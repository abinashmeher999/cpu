==> flow/design.v <==
module gp_registers (
        input clock,
        input reset,  
        input reg_write,  
        input reg_read, 
        input[2:0] input_select,  
        input[2:0] output_select,  
        input[2:0] alu_output_select,  
        inout[15:0] data_bus,  
        output[15:0] alu_output_value  
        );
    reg[15:0] register_data[7:0];  
    wire[15:0] output_value;  
    integer i;  
    always@(posedge clock) begin
        if(reset == 1'b1) begin
            for(i = 0; i < 8; i = i+1) begin
                register_data[i] <= 16'd0;
            end
        end
        if(reg_write == 1'b1) begin
            register_data[input_select] <= data_bus;
        end
    end  
    assign output_value = register_data[output_select];
    assign data_bus = reg_read ? output_value : 16'hzz;
    assign alu_output_value = register_data[alu_output_select];
endmodule
## Reports on gp_registers

The steps from the RTL of gp_registers to its reports follow in flow order.
Lines are those of the file above, counted from 1.
Cell names lack the library's common part.
The mark - stands for no value.

| set-up | value |
|---|---|
| design top | gp_registers |
| clock | clock |
| library | sky130hd |
| corner | tt_025C_1v80 |

## Elaborated design

Counts by Yosys on the flattened word-level netlist (proc, flatten, opt, wreduce; memories kept). Register bits leave out memories and registers merged into their read ports (data or address); mux counts leave out enables and synchronous resets folded into registers. Print and check cells are left out. Cells with the same type and inputs are merged into one.
Memory sizes are those after Yosys's memory passes, which may raise the word count (mostly to a power of two), join words into wider ones and drop unused or constant bits.

| bit counts | value |
|---|---|
| memories kept | 1 |
| bits in registers | 0 |
| word-level cells | 6 |
| output and inout bits | 32 |
| input port bits | 13 |
| RAM bits | 128 |

Memory list:

| memory | words | width | RTL line | text |
|---|---|---|---|---|
| register_data | 8 | 16 | 12 | `reg[15:0] register_data[7:0];` |

| operators by class | value |
|---|---|
| muxes and demuxes | 5 |

Operators with widths:

| operator | number |
|---|---|
| 16-bit 2-to-1 mux | 2 |
| 3-bit 2-to-1 mux | 1 |
| 1-bit 2-to-1 mux | 2 |

## Longest topological paths

Depth = most cells in a row (Yosys ltp): at word level without a register or memory, in the mapped netlist without a sequential cell, where the memories' decode and read muxes count.

| depth | value |
|---|---|
| depth in word-level cells | 2 |
| ABC_AREA | 0 |
| depth in mapped cells | 5 |

## After synthesis

The flow's flattened synthesis, as Yosys stat reports it; memories are mapped. The netlist is that of the ABC_AREA named above (0 if unset); the other value can give another one.

Cells by type:

| type | number |
|---|---|
| edfxtp_1 | 128 |
| mux2_2 | 80 |
| mux4_1 | 28 |
| nor3_1 | 128 |
| o22ai_2 | 32 |
| mux4_2 | 4 |
| nor2_1 | 17 |
| nand2b_1 | 10 |
| buf_6 | 5 |
| buf_4 | 6 |
| clkbuf_1 | 8 |
| buf_2 | 5 |
| nand3_1 | 4 |
| buf_1 | 4 |
| nand2_1 | 4 |
| nor2b_1 | 2 |
| clkbuf_2 | 2 |
| and2b_1 | 1 |

Not listed: further types 3, cells in them 3.

| mapped netlist | value |
|---|---|
| synthesis area | 6994.2 sq um |
| mapped flip-flops | 128 |
| sequential part of the area | 3843.7 sq um |
| cell count | 471 |

## Worst setup path after synthesis

Path of least setup slack by OpenSTA after synthesis, without wires, with an ideal clock, recovery checks aside; 20% of the period is set as input and as output delay. Where synthesis merged equal registers, the netlist keeps one of their names.

| timing path after synthesis | value |
|---|---|
| path kind | in2out |
| from | in alu_output_select[0] |
| to | out alu_output_value[1] |
| period | 2050 ps |
| output delay | 410 ps |
| arrival | 1482 ps |
| slack | 158 ps |
| external input delay | 410 ps |
| stages | 4 |
| delay of the path | 1072 ps |
| time at the first pin | 410 ps |
| synthesis period reached | 1892 ps |

"delay of the path" = arrival - input delay + setup time.
At an output port there is no setup time.
"stages" counts driving pins, that of a launching flip-flop among them; a cell with two outputs on the path counts twice.
"synthesis period reached" is the clock period less the worst setup slack; recovery checks do not enter. This is arithmetic on one report: input and output delays are still those of the set period (20% each).
Between the ends stands the longest chain of elaborated cells between them, by number of cells; it is not shown to be the way that was timed. Of several equally long chains one is given.
A line is the first line of the expression or statement that the cell stems from. Yosys adds cells for indexed reads and writes and turns some case tables into memories.
A memory read counts as a cell of the chain, while the word-level depth stops at memories.

| between the ends, after synthesis | value |
|---|---|
| path through | buf_6 -> buf_6 -> mux4_1 -> mux2_2 |
| length of the longest elaborated chain | 1 |
| elaborated cells between the ends (all ways) | 1 |
| classes of those cells | memory (1) |

RTL lines, path after synthesis:

| item | RTL line | text |
|---|---|---|
| start, declared | 8 | `input[2:0] alu_output_select,` |
| memory 8 x 16 bit | 12 | `reg[15:0] register_data[7:0];` |
| end, declared | 10 | `output[15:0] alu_output_value` |

## Timing after layout

Path of least setup slack in the final report of flow run A (OpenROAD, finished layout, wires in). Where an end is a register, its clock arrival counts in the times.
The path's times are printed in steps of 10 ps; the period is the one set.

| timing path post-layout | value |
|---|---|
| path kind | reg2out |
| from | mem register_data[7][10] |
| to | out alu_output_value[10] |
| slack | -440 ps |
| arrival | 1730 ps |
| stages | 4 |
| period | 1620 ps |
| time at the first pin | 410 ps |
| output delay | 320 ps |

Between the ends stands the longest chain of elaborated cells between them, by number of cells; it is not shown to be the way that was timed. Of several equally long chains one is given.
A memory read counts as a cell of the chain, while the word-level depth stops at memories.

| between the ends, post-layout | value |
|---|---|
| path through | edfxtp_1 -> mux4_2 -> mux2_4 -> buf_6 |
| length of the longest elaborated chain | 1 |
| elaborated cells between the ends (all ways) | 1 |
| classes of those cells | memory (1) |

RTL lines, path post-layout:

| item | RTL line | text |
|---|---|---|
| start, declared | 12 | `reg[15:0] register_data[7:0];` |
| memory 8 x 16 bit | 12 |  |
| end, declared | 10 | `output[15:0] alu_output_value` |

Wiki page: gp_registers / flow data

Module gp_registers, platform sky130hd: 2 stored runs of the flow (Yosys, OpenROAD) with differing settings, in no particular order. Input and output delays are each 20% of the period that was set; the output load is 0.01 pF.
By "allowed time less slack (worst setup path)" is meant the share of the clock period that the worst setup path is allowed (20% is reserved at inputs, 20% at outputs), minus its slack. Clock arrival times at its registers enter into it.
"power consumption": no workload was simulated; the value follows from the tool's default switching activity.
"allowed time less slack (worst setup path)" is given in steps of 10 ps.
A setting shown as n/a is not set for that run.

| setting or result | flow run A | flow run B |
|---|---|---|
| period_ns | 1.62 | 1.98 |
| CORE_UTILIZATION | 21 | 35 |
| SETUP_SLACK_MARGIN | 0.21 | 0.56 |
| PLACE_DENSITY_LB_ADDON | 0.25 | n/a |
| CELL_PAD_IN_SITES_GLOBAL_PLACEMENT | 0 | n/a |
| TNS_END_PERCENT | 70 | n/a |
| CTS_CLUSTER_SIZE | 96 | 11 |
| MAX_ROUTING_LAYER | met5 | n/a |
| CAP_MARGIN | 20 | 20 |
| CORE_MARGIN | 2 | 2 |
| SLEW_MARGIN | 20 | 20 |
| PLACE_DENSITY | n/a | 0.8 |
| CELL_PAD_IN_SITES_DETAIL_PLACEMENT | n/a | 2 |
| ABC_AREA | n/a | 1 |
| GPL_ROUTABILITY_DRIVEN | n/a | 1 |
| overall die area (sq um) | 34782.2 | 22757.2 |
| worst-case hold slack (ps) | 711 | 738 |
| post-layout utilization (%) | 33.6 | 56.6 |
| allowed time less slack (worst setup path) (ps) | 1730 | 1890 |
| type of the worst setup path | reg2out | reg2out |
| power consumption (µW) | 10094 | 9092 |
| total negative slack on setup checks (ps) | -10125 | -2583 |
| worst setup slack after layout (ps) | -438 | -310 |
| synthesis area (sq um) | 6994.2 | 7548.5 |
