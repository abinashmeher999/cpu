==> flow/design.v <==
module alu_latch(
	input clock,
	input reset,
	input[15:0] alu_result,  
	input[3:0] flags,  
	input ALU_latch_in,  
	input ALU_latch_out,
	output reg[15:0] out,
	output reg[3:0] flags_out
);
	reg[15:0] value;  
	always @(posedge clock) begin
		if(reset == 1'b1) begin
			value <= 16'b0;
		end
		if(ALU_latch_in == 1'b1) begin  
			value <= alu_result;
			flags_out <= flags;
		end
		if(ALU_latch_out) begin 
			out <= value;
		end else begin
			out <= 16'hzz;
		end
	end  
endmodule
## From RTL to reports: alu_latch

What the tools print for alu_latch, step after step.
Line numbers count from 1 in the design file above.
Library cell names are shortened.
A cell with n/a has no value.

| design | value |
|---|---|
| top module | alu_latch |
| clock | clock |
| standard-cell library | sky130hd |
| library corner | tt_025C_1v80 |

## Word-level counts

Source: Yosys, flattened and elaborated, memories not mapped. Widths are those after wreduce. Registers that Yosys merges into a memory's read port (data or address) are not register bits. Print and check cells do not count. Equal cells are merged and count once.

| word-level totals | value |
|---|---|
| output and inout port bits | 20 |
| register bits after elaboration | 36 |
| word-level cells | 7 |

| cells by class | value |
|---|---|
| multiplexer cells | 3 |
| reductions and logical operators | 1 |

Operator list:

| operator | number |
|---|---|
| two-way mux 16 bit | 3 |
| nonzero test 2 bit | 1 |

## Logic depth

Depth = most cells in a row (Yosys ltp): at word level without a register or memory, in the mapped netlist without a sequential cell, where the memories' decode and read muxes count.

| depth | value |
|---|---|
| depth after elaboration | 2 |
| ABC_AREA | 0 |
| gate-level depth with buffers | 2 |

## Netlist

The flow's flattened synthesis, as Yosys stat reports it; memories are mapped. The netlist is that of the ABC_AREA named above (0 if unset); the other value can give another one.

| synthesis totals | value |
|---|---|
| flip-flops | 36 |
| mapped cells | 54 |
| chip area (Yosys) | 1053.5 µm² |
| area of sequential cells | 920.9 µm² |

Cell types:

| cell | number |
|---|---|
| edfxtp_1 | 20 |
| dfxtp_1 | 16 |
| and2_2 | 12 |
| and2_1 | 4 |
| buf_6 | 1 |
| or2_2 | 1 |

## Timing after synthesis

Source: OpenSTA report_checks on the synthesized netlist (no wires, ideal clock, input and output delay 20% of the period each), path of least setup slack; recovery checks are left aside. Register names are those of the netlist, which keeps one name where synthesis merged equal registers.

| timing path post-synthesis | value |
|---|---|
| kind | input to register |
| start | in ALU_latch_in |
| end | reg value[0] |
| time at the first pin | 0.236 ns |
| path delay | 0.702 ns |
| arrival | 0.647 ns |
| input delay | 0.236 ns |
| slack | 0.242 ns |
| setup time | 0.291 ns |
| stages | 1 |
| period | 1.18 ns |
| period reached after synthesis | 0.938 ns |

"path delay" = arrival - input delay + setup time.
"stages" counts driving pins, that of a launching flip-flop among them; a cell with two outputs on the path counts twice.
"period reached after synthesis" = period - worst setup slack (recovery checks aside). The figure is calculated, with input and output delays left at 20% of the set period.
Between the ends stands the longest chain of elaborated cells between them, by number of cells; it is not shown to be the way that was timed. Of several equally long chains one is given.
A line is the first line of the expression or statement that the cell stems from. Yosys adds cells for indexed reads and writes and turns some case tables into memories.
The path ends at the enable pin of a flip-flop; only ways to that pin are counted.

| on the way, post-synthesis | value |
|---|---|
| cell sequence | or2_2 |
| length of the longest elaborated chain | 1 |
| elaborated cells on any way between the ends | 1 |

RTL lines, path post-synthesis:

| element | RTL line | RTL |
|---|---|---|
| start: declaration | 6 | `input ALU_latch_in,` |
| nonzero test 2 bit | n/a |  |
| end: assignment | 14 | `value <= 16'b0;` |
| end: assignment | 17 | `value <= alu_result;` |
| end: declaration | 11 | `reg[15:0] value;` |

## Path in the finished layout

Path of least setup slack in the final report of run 1 (OpenROAD, finished layout, wires in). Where an end is a register, its clock arrival counts in the times.

| timing path post-layout | value |
|---|---|
| kind | register to output |
| start | reg flags_out[1] |
| end | out flags_out[1] |
| stages | 2 |
| time at the first pin | 0.31 ns |
| slack | -0.31 ns |
| period | 0.656 ns |
| output delay | 0.13 ns |
| arrival | 0.83 ns |

| on the way, post-layout | value |
|---|---|
| cell sequence | edfxtp_1 -> buf_2 |
| length of the longest elaborated chain | 0 |
| elaborated cells on any way between the ends | 0 |

RTL lines, path post-layout:

| element | RTL line | RTL |
|---|---|---|
| start: declaration | 9 | `output reg[3:0] flags_out` |
| start: assignment | 18 | `flags_out <= flags;` |
| end: declaration | 9 |  |

Subject: alu_latch on sky130hd, stored results

Hello all,

Module alu_latch, platform sky130hd: 2 stored runs of the flow (Yosys, OpenROAD) with differing settings, in no particular order. Input and output delays are each 20% of the period that was set; the output load is 0.01 pF.
"achieved clock period": clock period set for the run, less the worst setup slack. It is reckoned from that one timing run; input and output delays stay at 20% of the period that was set.
"time on the worst setup path" = time allowed to the worst setup path (clock period - input delay - output delay, where it has them) - its slack; a late launch clock adds to it, a late capture clock takes from it.
"power" is the tool's figure for a default switching activity; nothing was simulated.

#### Run 1

| setting | value |
|---|---|
| period_ns | `0.656` |
| CAP_MARGIN | `20` |
| CORE_MARGIN | `2` |
| CORE_UTILIZATION | `40` |
| SLEW_MARGIN | `20` |

| result | value |
|---|---|
| achieved clock period | 0.966 ns |
| die footprint | 3060.3 µm² |
| power | 4.083 mW |
| utilization | 61.1% |
| synthesized cell area | 1053.5 µm² |
| setup slack of the worst path | -0.310 ns |
| smallest hold slack | 0.348 ns |
| total negative slack | -4.818 ns |
| time on the worst setup path | 0.83 ns |
| kind of the worst setup path | register to output |
| standard-cell area after routing | 1512.7 µm² |

#### Run 2

| setting | value |
|---|---|
| period_ns | `0.851` |
| CORE_UTILIZATION | `69` |
| PLACE_DENSITY_LB_ADDON | `0.27` |
| GPL_TIMING_DRIVEN | `1` |
| SLEW_MARGIN | `0` |
| MAX_ROUTING_LAYER | `met4` |
| CAP_MARGIN | `20` |
| CORE_MARGIN | `2` |

Unfinished; error FLW-0024 in placement.

Thanks
