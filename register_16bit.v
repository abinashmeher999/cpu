==> flow/design.v <==
module register_16bit(
clock, 
reset,
setHigh, 
setLow,
halfValueIn, 
valueOut
);
    input clock;
    input reset;  
    input setHigh;  
    input setLow;
    input [7:0] halfValueIn;
    output reg [15:0] valueOut;  
    always @(posedge clock) begin
        if(~reset) begin  
        valueOut = 0;
        end else if(setHigh) begin
            valueOut[15:8] = halfValueIn;  
        end else if(setLow) begin
            valueOut[7:0] = halfValueIn;  
        end
    end  
endmodule
* Reports on register_16bit
What the tools print for register_16bit, step after step.
Line numbers count from 1 in the design file above.
Operators: Yosys type, input widths -> output width; for muxes data width and select width s.
Not given: n/a
- Top module :: register_16bit
- Clock input :: clock
- Cell library :: sky130hd
- Timing corner :: tt_025C_1v80

* Elaborated design
Source: Yosys, flattened and elaborated, memories not mapped. Widths are those after wreduce. Registers that Yosys merges into a memory's read port (data or address) are not register bits. Print and check cells do not count. Equal cells are merged and count once.
- Elaborated cells :: 4
- Bits in registers :: 16
- Bits of input ports :: 12
- Reductions and logical operators :: 1
- Bitwise gates (word level) :: 1
** Operator list (count)
- $reduce_and 2->1 :: 1
- $not 1->1 :: 1

* Depth
Longest topological path by Yosys (ltp), each cell counted once; first at word level (registers and memories cut), then after technology mapping (sequential cells cut; the memories' decode and read muxes count).
- Word-level depth :: 2
- ABC_AREA :: 0
- Depth in mapped cells :: 4
- Depth with buffers taken out :: 2

* After synthesis
The flow's flattened synthesis, as Yosys stat reports it; memories are mapped. The netlist is that of the ABC_AREA named above (0 if unset); the other value can give another one.
- Sequential area :: 320.3 um^2
- Flip-flop cells :: 16
- Buffer cells :: 4
- Chip area (Yosys) :: 636.9 um^2
- Cell count :: 61
** Cells by type
- sky130_fd_sc_hd__dfxtp_1 :: count 16, total area 320.307 um^2
- sky130_fd_sc_hd__mux2i_1 :: count 16, total area 160.154 um^2
- sky130_fd_sc_hd__nand2_1 :: count 16, total area 60.058 um^2
- sky130_fd_sc_hd__nor2b_1 :: count 8, total area 50.048 um^2
- sky130_fd_sc_hd__buf_6 :: count 2, total area 22.522 um^2
- sky130_fd_sc_hd__nor2b_4 :: count 1, total area 13.763 um^2
- sky130_fd_sc_hd__buf_2 :: count 1, total area 5.005 um^2
- sky130_fd_sc_hd__clkbuf_2 :: count 1, total area 5.005 um^2

* Timing after synthesis
Path of least setup slack by OpenSTA after synthesis, without wires, with an ideal clock, recovery checks aside; 20% of the period is set as input and as output delay. Where synthesis merged equal registers, the netlist keeps one of their names.
- Kind :: in2reg
- From :: input setHigh
- To :: register valueOut[0]
- Stages on the path :: 4
- Delay of the path :: 0.601 ns
- Setup time :: 0.072 ns
- Clock period :: 0.812 ns
- Arrival :: 0.691 ns
- Slack :: 0.050 ns
- External input delay :: 0.162 ns
- Synthesis period reached :: 0.762 ns
"delay of the path" = arrival - input delay + setup time.
"stages on the path" counts driving pins, that of a launching flip-flop among them; a cell with two outputs on the path counts twice.
"synthesis period reached" = period - worst setup slack (recovery checks aside). The figure is calculated, with input and output delays left at 20% of the set period.
The rows between start and end are the longest chain of elaborated cells between them; the timing report does not say that the signal goes this way. Where chains are equally long, one stands for them.
Each line given opens the expression or statement behind the cell; cells for indexed reads and writes are added by Yosys, which also makes memories of some case tables.
- Path through :: sky130_fd_sc_hd__buf_6 > sky130_fd_sc_hd__nor2b_4 > sky130_fd_sc_hd__buf_6 > sky130_fd_sc_hd__mux2i_1
- Length of the longest elaborated chain :: 2
** Ends and longest elaborated chain, after synthesis
- start: declaration :: RTL line 11 : input setHigh;
- $not 1->1
- $reduce_and 2->1
- end: assignment :: RTL line 17 : valueOut = 0;
- end: assignment :: RTL line 21 : valueOut[7:0] = halfValueIn;
- end: declaration :: RTL line 14 : output reg [15:0] valueOut;

* Path in the finished layout
Path of least setup slack in the final report of flow run 2 (OpenROAD, finished layout, wires in). Where an end is a register, its clock arrival counts in the times.
- Kind :: reg2out
- From :: register valueOut[11]
- To :: output valueOut[11]
- Stages on the path :: 2
- External output delay :: 0.17 ns
- Slack :: -0.07 ns
- Arrival :: 0.74 ns
- Clock period :: 0.839 ns
- Path through :: sky130_fd_sc_hd__dfxtp_2 > sky130_fd_sc_hd__buf_6
- Length of the longest elaborated chain :: 0
** Ends and longest elaborated chain, post-layout
- start: declaration :: RTL line 14 : output reg [15:0] valueOut;
- start: assignment :: RTL line 17 : valueOut = 0;
- start: assignment :: RTL line 19 : valueOut[15:8] = halfValueIn;
- end: declaration :: RTL line 14

Design register_16bit on sky130hd. What follows are 2 stored runs of the flow, each under its own settings; their order means nothing. The constraints put input and output delay at 20% of the set period each and load the outputs with 0.01 pF.
"period reached": clock period set for the run, less the worst setup slack. It is reckoned from that one timing run; input and output delays stay at 20% of the period that was set.
"critical path time" means the part of the period allowed to the worst setup path (the constraints hold back 20% at inputs and 20% at outputs) less its slack; where the path has registers, the arrival times of their clocks count too.
"total power of the final layout" rests on the timing tool's default activity at the inputs, not on a simulated workload.

** Flow run 1
- Settings :: period_ns=0.749; CORE_UTILIZATION=56; PLACE_DENSITY_LB_ADDON=0.09; CORE_MARGIN=2; CELL_PAD_IN_SITES_GLOBAL_PLACEMENT=0; ABC_AREA=1; CTS_CLUSTER_SIZE=61; SLEW_MARGIN=10; MIN_ROUTING_LAYER=met1; CAP_MARGIN=20
- Outcome :: unfinished; error DPL-0038 in clock tree synthesis

** Flow run 2
- Settings :: period_ns=0.839; CORE_UTILIZATION=29; PLACE_DENSITY_LB_ADDON=0.24; HOLD_SLACK_MARGIN=0.12; CELL_PAD_IN_SITES_GLOBAL_PLACEMENT=2; CELL_PAD_IN_SITES_DETAIL_PLACEMENT=0; ABC_AREA=0; GPL_ROUTABILITY_DRIVEN=0; CTS_CLUSTER_SIZE=11; MAX_ROUTING_LAYER=met4; CAP_MARGIN=20; CORE_MARGIN=2; SLEW_MARGIN=20
- Final setup TNS :: -0.993 ns
- Total power of the final layout :: 1682 uW
- Critical path time :: 0.74 ns
- Class of the worst setup path :: reg2out
- Period reached :: 0.909 ns
- Utilization after layout :: 0.542
- Die size :: 2586.7 um^2
- Area of the standard cells in the finished layout :: 1096.0 um^2
- Netlist area reported by Yosys :: 636.9 um^2
- Smallest setup slack :: -0.070 ns
